==> flow/design.v <==
module DSP_module(
    input wire clk,
    input wire rst_n,
    input wire[7:0] datain,
    output wire[7:0]dataout,
    input readyb0,
    input readya1,
    output reg[6:0] addrb0,
    output reg[6:0] addra1,
    output reg finishb0,
    output reg finisha1,
    output wire wea
);
    parameter DATADEPTH = 128;
    assign dataout = datain + 1;
    reg[6:0] addrb0_r;
    assign wea1 = readyb0 && readya1;
    reg wea1_r, wea1_rr;
    assign wea = wea1_r && wea1_rr;
    always @(posedge clk) begin
        if(!rst_n) begin
            wea1_r <= 0;
            wea1_rr <= 0;
        end
        else begin
            wea1_r <= wea1;
            wea1_rr <= wea1_r;
        end
    end
    always @(posedge clk) begin
        if(!rst_n || !readyb0) begin
            addrb0 <= 7'b0;
        end
        else if(readyb0 && readya1)begin
            addrb0 <= addrb0 + 1;
        end
    end
    always @(posedge clk) begin
        if(!rst_n) begin
            finishb0 <= 0;
        end
        else if(finishb0 == 1)
            finishb0 <= ~finishb0;
        else if(addrb0 == (DATADEPTH - 1)) begin
            finishb0 <= ~finishb0;
        end
    end
    always @(posedge clk) begin
        if(!rst_n) begin
            addra1 <= 7'b0;
            addrb0_r <= 7'b0;
        end
        else begin
            addrb0_r <= addrb0;
            addra1 <= addrb0_r;
        end
    end
    always @(posedge clk) begin
        if(!rst_n) begin
            finisha1 <= 0;
        end
        else if(finisha1 == 1)
            finisha1 <= ~finisha1;
        else if(addra1 == (DATADEPTH - 1)) begin
            finisha1 <= ~finisha1;
        end
    end
endmodule
* Tool chain data of DSP_module
Tool output for the design above, in the order of the flow. Line numbers count from 1 in the design file above. Library cell names are shortened. A cell with n/a has no value.
Set-up: top module DSP_module, clock input clk, library sky130hd, timing corner tt_025C_1v80

* Elaborated design
Source: Yosys, flattened and elaborated, memories not mapped. Widths are those after wreduce; folded enables and synchronous resets count as part of the registers. Registers that Yosys merges into a memory's read port (data or address) are not register bits. Print and check cells do not count. Equal cells are merged and count once.
Word-level totals: output and inout bits 25, RAM bits 0, bits in registers 25, bits in latches 0, input bits 12, word width x clocked read ports 0, memory bits (read-only) 0, elaborated cells 22, memories 0
Operators by class: divide/modulo/power cells 0, add/subtract/negate cells 2, reductions and logical operators 5, $mul 0, shift-type cells 0, mux-type cells 4, bitwise operators 2, equal/unequal tests 2, magnitude comparators 0
Operators with widths (count):
- 7-bit equality test (second input constant) | 2
- 8-bit by 1-bit adder with 8-bit output (second input constant) | 1
- 7-bit by 1-bit adder with 7-bit output (second input constant) | 1
- 1-bit 2-to-1 mux | 4
- 1-bit logical AND | 2
- 1-bit inverter | 2
- 1-bit zero test | 2
- 1-bit logical OR | 1

* Longest topological paths
Longest topological path by Yosys (ltp), each cell counted once; first at word level (registers and memories cut), then after technology mapping (sequential cells cut; the memories' decode and read muxes count).
Logic depth: word-level depth 3, ABC_AREA 0, mapped depth 4, depth with buffers taken out 4

* Netlist
Source: synth_stat.txt of the flow (Yosys; design flattened, memories mapped). It holds for the ABC_AREA given above (unset counts as 0); a run with the other value may have another netlist. The area totals of this step are shown rounded.
Cell types:
- dfxtp_1 | count 25, total area 500.48 um2
- and2_1 | count 15, total area 93.84 um2
- xor2_1 | count 7, total area 61.309 um2
- xnor2_1 | count 3, total area 26.275 um2
- ha_1 | count 2, total area 25.024 um2
- nand3_1 | count 5, total area 25.024 um2
- nand4_1 | count 4, total area 25.024 um2
- nor2_1 | count 6, total area 22.522 um2
- nand2_1 | count 4, total area 15.014 um2
- and3_1 | count 2, total area 12.512 um2
- and4bb_2 | count 1, total area 12.512 um2
- nand4_2 | count 1, total area 12.512 um2
- or3_1 | count 2, total area 12.512 um2
- a21oi_1 | count 2, total area 10.01 um2
- mux2i_1 | count 1, total area 10.01 um2
- o21ai_0 | count 2, total area 10.01 um2
- nor4b_1 | count 1, total area 8.758 um2
- and2_2 | count 1, total area 7.507 um2
Not listed: further types 4, cells in them 4.
Synthesis totals: cell count 88, synthesis area 911 um2, flip-flop cells 25, sequential area 500 um2

* Path before layout
Source: OpenSTA report_checks on the synthesized netlist (no wires, ideal clock, input and output delay 20% of the period each), path of least setup slack; recovery checks are left aside. Register names are those of the netlist, which keeps one name where synthesis merged equal registers.
Timing path post-synthesis: path type reg2reg, start register addrb0[0], end register addrb0[6], stages on the path 5, delay of the path 1.313 ns, slack 0.177 ns, arrival time 1.243 ns, required time 1.420 ns, period 1.49 ns, time at the first pin 0.000 ns, synthesis period reached 1.313 ns
"delay of the path" = arrival - input delay + setup time. "stages on the path" counts driving pins, that of a launching flip-flop among them; a cell with two outputs on the path counts twice. "synthesis period reached" is the clock period less the worst setup slack; recovery checks do not enter. This is arithmetic on one report: input and output delays are still those of the set period (20% each). The rows between start and end are the longest chain of elaborated cells between them; the timing report does not say that the signal goes this way. Where chains are equally long, one stands for them. A line is the first line of the expression or statement that the cell stems from. Yosys adds cells for indexed reads and writes and turns some case tables into memories.
On the way, post-synthesis: path through dfxtp_1 > ha_1 > nand4_2 > or3_1 > a21oi_1, cells in the longest elaborated chain 1
RTL lines, path post-synthesis:
- start, declared | line 8 | output reg[6:0] addrb0,
- start, assigned | line 32 | addrb0 <= 7'b0;
- start, assigned | line 35 | addrb0 <= addrb0 + 1;
- 7-bit by 1-bit adder with 7-bit output | line 35
- end, assigned | line 32
- end, assigned | line 35
- end, declared | line 8

* Timing after layout
Path of least setup slack in the final report of flow run 1 (OpenROAD, finished layout, wires in). Where an end is a register, its clock arrival counts in the times.
Timing path post-layout: path type in2out, start input port datain[0], end output port dataout[4], period 0.959 ns, slack -0.21 ns, arrival time 0.98 ns, required time 0.77 ns, external output delay 0.19 ns, time at the first pin 0.19 ns, external input delay 0.19 ns, stages on the path 6
The rows between start and end are the longest chain of elaborated cells between them; the timing report does not say that the signal goes this way. Where chains are equally long, one stands for them.
On the way, post-layout: path through buf_8 > ha_4 > and3_4 > buf_6 > xor2_2 > buf_2, cells in the longest elaborated chain 1
RTL lines, path post-layout:
- start, declared | line 4 | input wire[7:0] datain,
- 8-bit by 1-bit adder with 8-bit output | line 15 | assign dataout = datain + 1;
- end, declared | line 5 | output wire[7:0]dataout,

FLOW RESULTS
============

DSP_module through Yosys and OpenROAD on sky130hd: 2 stored runs, unordered, with their settings and measured results. The constraints put input and output delay at 20% of the set period each and load the outputs with 0.01 pF.
"period reached": clock period set for the run, less the worst setup slack. It is reckoned from that one timing run; input and output delays stay at 20% of the period that was set.
"worst path time" = time allowed to the worst setup path (clock period - input delay - output delay, where it has them) - its slack; a late launch clock adds to it, a late capture clock takes from it.
By "power consumption" is meant OpenSTA's value without simulated activity: inputs other than the clock are taken to toggle once in ten clock periods, and the tool carries that through the logic.
The measured numbers are rounded.

* Flow run 1 | settings: period_ns 0.959; CORE_UTILIZATION 17; SETUP_SLACK_MARGIN 0.27; PLACE_DENSITY_LB_ADDON 0.23; CORE_MARGIN 5; CELL_PAD_IN_SITES_DETAIL_PLACEMENT 2; TNS_END_PERCENT 45; CTS_CLUSTER_DIAMETER 131; MIN_ROUTING_LAYER met1; CAP_MARGIN 20; SLEW_MARGIN 20 | results: area of the synthesized netlist 911 um2; die size 6,920 um2; area of the standard cells in the finished layout 1,860 um2; utilization of the finished layout 35.9%; setup slack of the worst path -0.213 ns; power consumption 1.96 mW; period reached 1.172 ns; worst path time 0.79 ns; class of the worst setup path in2out
* Flow run 2 | settings: period_ns 1.65; CORE_UTILIZATION 15; PLACE_DENSITY_LB_ADDON 0.19; HOLD_SLACK_MARGIN 0.29; CORE_ASPECT_RATIO 1.57; CORE_MARGIN 6; CELL_PAD_IN_SITES_DETAIL_PLACEMENT 2; ABC_AREA 0; GPL_ROUTABILITY_DRIVEN 1; SLEW_MARGIN 30; MAX_ROUTING_LAYER met5; CAP_MARGIN 20 | results: area of the synthesized netlist 911 um2; die size 8,130 um2; area of the standard cells in the finished layout 1,470 um2; utilization of the finished layout 25.1%; setup slack of the worst path 0.067 ns; power consumption 1.08 mW; period reached 1.583 ns; worst path time 1.25 ns; class of the worst setup path reg2out
