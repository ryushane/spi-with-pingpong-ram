==> flow/design.v <==
`timescale 1ns / 1ps
module SPI_slave(
  input wire clk,
  input wire sck,
  input wire rst_n,
  input wire mosi,
  output wire miso,
  input wire ssel,
  output reg[7:0] receivedData = 8'b00000000,
  input wire[7:0] dataToSend,
  output reg byteReceived,
  input wire readya0,
  input wire readyb1,
  output reg[6:0] addra0,
  output reg[6:0] addrb1,
  output reg finisha0,
  output reg finishb1
  );
  reg[1:0] sckr;
  reg[2:0] bitcnt;  
  reg[7:0] dataToSendBuffer;
  wire ssel_active = ~ssel;
  reg[1:0] sselr;
  wire [6:0]addrb1next;
  assign addrb1next=((!rst_n) || (ssel))?7'd0:((sck_risingEdge && dataNeeded)?(addrb1 + 7'd1):addrb1);
  always @(posedge clk) begin
    if(~ssel_active)
      sckr <= 2'b00;
    else
      sckr <= { sckr[0], sck };
  end
  assign sck_risingEdge = (sckr == 2'b01);
  wire sck_fallingEdge = (sckr == 2'b10);
  always @(posedge clk) begin
    if(~ssel_active) begin
      bitcnt <= 3'b000;
      receivedData <= 8'h00;
    end
    else if(sck_risingEdge) begin
      bitcnt <= bitcnt + 3'b001;
      receivedData <= { receivedData[6:0], mosi };
    end
  end
  always @(posedge clk)
    byteReceived <= ssel_active && sck_risingEdge && (bitcnt == 3'b111);
  always @(posedge clk) begin
    if(~ssel_active)
      dataToSendBuffer <= 8'h00;
    else if(((bitcnt == 3'b000) && (sck_fallingEdge))|| ssel_fallingEdge) begin
      if(readyb1)
        dataToSendBuffer <= dataToSend;
      else
        dataToSendBuffer <= 8'b0;
    end
    else if(sck_fallingEdge)
      dataToSendBuffer <= { dataToSendBuffer[6:0], 1'b0};
  end
  assign dataNeeded = ssel_active && (bitcnt == 3'b000);
  assign miso = dataToSendBuffer[7];
  always @(posedge clk) begin
      if(!rst_n) begin
          sselr <= 2'b11;
      end
      else begin
          sselr <= { sselr[0], ssel};
      end
  end
  wire ssel_risingEdge = (sselr == 2'b01);
  wire ssel_fallingEdge = (sselr == 2'b10);
  always @(posedge clk) begin
      if((!rst_n) || (ssel)) begin
          addra0 <= 7'b0;
      end
      else if(byteReceived) begin
          addra0 <= addra0 + 1;
      end
  end
  always @(posedge clk) begin
      if(!rst_n) begin
          finisha0 <= 0;
      end
      else if(finisha0 == 1) begin
          finisha0 <= 0;
      end
      else if(ssel_risingEdge) begin
          finisha0 <= 1;
      end 
  end
  always @(posedge clk) begin
      addrb1<=addrb1next;
  end
  always @(posedge clk) begin
      if(!rst_n) begin
          finishb1 <= 0;
      end
      else if(finishb1 == 1)
          finishb1 <= 0;
      else if(ssel_risingEdge && readyb1) begin
          finishb1 = 1;
      end
  end
endmodule
# Reports on SPI_slave

The steps from the RTL of SPI_slave to its reports follow in flow order.
Line numbers count from 1 in the design file above.
Operators carry their Yosys type and port widths (W data, S select, Z words).
Cell names lack the library's common part.
Not given: n/a

Top: SPI_slave
Clock: clk
Cell library: sky130hd
Library corner: tt_025C_1v80

# Word-level counts

Yosys after proc, flatten, opt, wreduce and memory -nomap, before mapping. Memory bits, and registers merged into a memory's read port (data or address), are not among the register bits. Print and check cells are not counted. Equal cells are merged and count once.

Elaborated cells: 38
Input bits: 15
Register bits after elaboration: 40
Output and inout port bits: 26

$add $sub $neg: 3
Bitwise gates (word level): 2
Mux-type cells: 5
Equal/unequal tests: 5
Reduce/logical cells: 13

Operators by type and width:

| operator              | count |
| $mux W8               | 3 |
| $add A7 B1 Y7 const B | 2 |
| $logic_and A1 B1 Y1   | 6 |
| $eq A2 B1 Y1 const B  | 2 |
| $eq A2 B2 Y1 const B  | 2 |
| $reduce_or A2 Y1      | 2 |
| $add A3 B1 Y3 const B | 1 |
| $eq A3 B3 Y1 const B  | 1 |
| $logic_not A3 Y1      | 1 |
| $logic_or A1 B1 Y1    | 2 |
| $not A1 Y1            | 2 |
| $reduce_bool A2 Y1    | 1 |
| $mux W1               | 2 |
| $logic_not A1 Y1      | 1 |

# Longest topological paths

Yosys ltp: most cells in a row. Word level: on the elaborated netlist, between registers, memories and ports. Mapped: between sequential cells and ports; inverters and the memories' decode and read muxes count.

Depth after elaboration: 4
ABC_AREA: 0
Mapped depth: 7
Mapped depth without buffers: 6

# Synthesis result

The flow's flattened synthesis, as Yosys stat reports it; memories are mapped. The netlist is that of the ABC_AREA named above (0 if unset); the other value can give another one.

Flip-flop cells: 40
Sequential area: 800.8 sq um
Cell count: 191
Synthesis area: 1773.0 sq um

Cell types:

| type      | count | total area (sq um) |
| dfxtp_1   | 40    | 800.768 |
| nand2_1   | 36    | 135.13 |
| a21oi_1   | 21    | 105.101 |
| a211oi_2  | 7     | 87.584 |
| nor2_1    | 21    | 78.826 |
| ha_1      | 5     | 62.56 |
| a21oi_2   | 7     | 61.309 |
| xnor2_1   | 5     | 43.792 |
| xor2_1    | 5     | 43.792 |
| buf_8     | 2     | 30.029 |
| nand4bb_4 | 1     | 27.526 |
| buf_6     | 2     | 22.522 |
| mux2i_1   | 2     | 20.019 |
| and4bb_4  | 1     | 16.266 |
| nor3_4    | 1     | 16.266 |
| clkbuf_1  | 4     | 15.014 |
| inv_1     | 4     | 15.014 |
| nor3b_1   | 2     | 15.014 |

Other cell types: 18; their cells: 25.

# Path before layout

Source: OpenSTA report_checks on the synthesized netlist (no wires, ideal clock, input and output delay 20% of the period each), path of least setup slack; recovery checks are left aside. Register names are those of the netlist, which keeps one name where synthesis merged equal registers.

Path kind: register to register
Start: reg bitcnt[0]
End: reg dataToSendBuffer[1]
Period: 1.58 ns
Buffers on the path: 1
Stages: 8
Path slack: 0.284 ns
Required time: 1.500 ns
Library setup time: 0.080 ns
Delay of the path: 1.296 ns
Data arrival time: 1.216 ns
Period reached after synthesis: 1.296 ns

"delay of the path" = arrival - input delay + setup time.
"stages": output pins that drive a net of the path, with the launching flip-flop's if there is one; two outputs of one cell count as two.
"period reached after synthesis" = period - worst setup slack (recovery checks aside). The figure is calculated, with input and output delays left at 20% of the set period.
Between the ends stands the longest chain of elaborated cells between them, by number of cells; it is not shown to be the way that was timed. Of several equally long chains one is given.
Each line given opens the expression or statement behind the cell; cells for indexed reads and writes are added by Yosys, which also makes memories of some case tables.
At most two assigning lines are given for a register; there are more.

Cell sequence: dfxtp_1 inv_1 ha_1 nand2b_2 and2_4 buf_8 a21oi_2 a211oi_2
Cells in the longest elaborated chain: 4
Elaborated cells between the ends (all ways): 5
Classes of those cells: 1 x mux; 4 x reduce/logical

Ends and longest elaborated chain, after synthesis:

| item                | RTL line | source |
| start: declaration  | 20       | `reg[2:0] bitcnt;` |
| start: assignment   | 36       | `bitcnt <= 3'b000;` |
| start: assignment   | 40       | `bitcnt <= bitcnt + 3'b001;` |
| $logic_not A3 Y1    | 49       | `else if(((bitcnt == 3'b000) && (sck_fallingEdge))\|\| ssel_fallingEdge) begin` |
| $logic_and A1 B1 Y1 | 49       |  |
| $logic_or A1 B1 Y1  | 49       |  |
| $mux W8             | 49       |  |
| end: assignment     | 51       | `dataToSendBuffer <= dataToSend;` |
| end: assignment     | 56       | `dataToSendBuffer <= { dataToSendBuffer[6:0], 1'b0};` |
| end: declaration    | 21       | `reg[7:0] dataToSendBuffer;` |

# Path in the finished layout

From the final timing report of run 1: the path of least setup slack in the routed layout; clock arrival at registers is part of the times.

Path kind: register to output
Start: reg byteReceived
End: out byteReceived
Period: 2.27 ns
Path slack: 0.50 ns
Buffers on the path: 1
Stages: 2
Data arrival time: 1.31 ns
Required time: 1.82 ns

Cell sequence: dfxtp_1 clkdlybuf4s50_1
Cells in the longest elaborated chain: 0
Elaborated cells between the ends (all ways): 0

Ends and longest elaborated chain, after layout:

| item               | RTL line | source |
| start: declaration | 11       | `output reg byteReceived,` |
| start: assignment  | 45       | `byteReceived <= ssel_active && sck_risingEdge && (bitcnt == 3'b111);` |
| end: declaration   | 11       |  |

Below are 2 stored runs of the flow (Yosys, OpenROAD; platform sky130hd) on SPI_slave, each with its settings and what was measured, unordered. Constraints: input delay and output delay 20% of the set period each, output load 0.01 pF.
"clock period achieved" is the run's clock period less its worst setup slack. It is reckoned from that one timing run; input and output delays stay at 20% of the period that was set.
"time on the worst setup path" is the time allowed to the run's worst setup path (the clock period less input and output delay, where it has them) less its slack. Clock arrival times count: a late capture clock shortens it, a late launch clock lengthens it.
"power consumption": no workload was simulated; the value follows from the tool's default switching activity.
A setting shown as . is not set for that run.

| item                                           | run 1              | run 2                |
| period_ns                                      | 2.27               | 1.01                 |
| CORE_UTILIZATION                               | 31                 | 40                   |
| SETUP_SLACK_MARGIN                             | -0.21              | .                    |
| PLACE_DENSITY_LB_ADDON                         | 0.16               | .                    |
| GPL_TIMING_DRIVEN                              | 1                  | .                    |
| CTS_CLUSTER_SIZE                               | 78                 | .                    |
| CTS_CLUSTER_DIAMETER                           | 106                | .                    |
| CAP_MARGIN                                     | 20                 | 20                   |
| SLEW_MARGIN                                    | 10                 | 20                   |
| MIN_ROUTING_LAYER                              | met1               | .                    |
| MAX_ROUTING_LAYER                              | met5               | .                    |
| CORE_MARGIN                                    | 2                  | 2                    |
| time on the worst setup path (ns)              | 1.31               | 1.24                 |
| class of the worst setup path                  | register to output | register to register |
| die area (sq um)                               | 6340.1             | 4980.8               |
| standard-cell area of the final layout (sq um) | 2264.7             | 2807.7               |
| clock period achieved (ns)                     | 1.765              | 1.238                |
| total negative slack on setup checks (ns)      | 0.000              | -4.288               |
| power consumption (W)                          | 0.001323           | 0.003127             |
| smallest hold slack (ns)                       | 0.415              | 0.395                |
| worst setup slack after layout (ns)            | 0.505              | -0.228               |
| utilization in the final report                | 0.411              | 0.649                |
| cell area after synthesis (sq um)              | 1773.0             | 1773.0               |
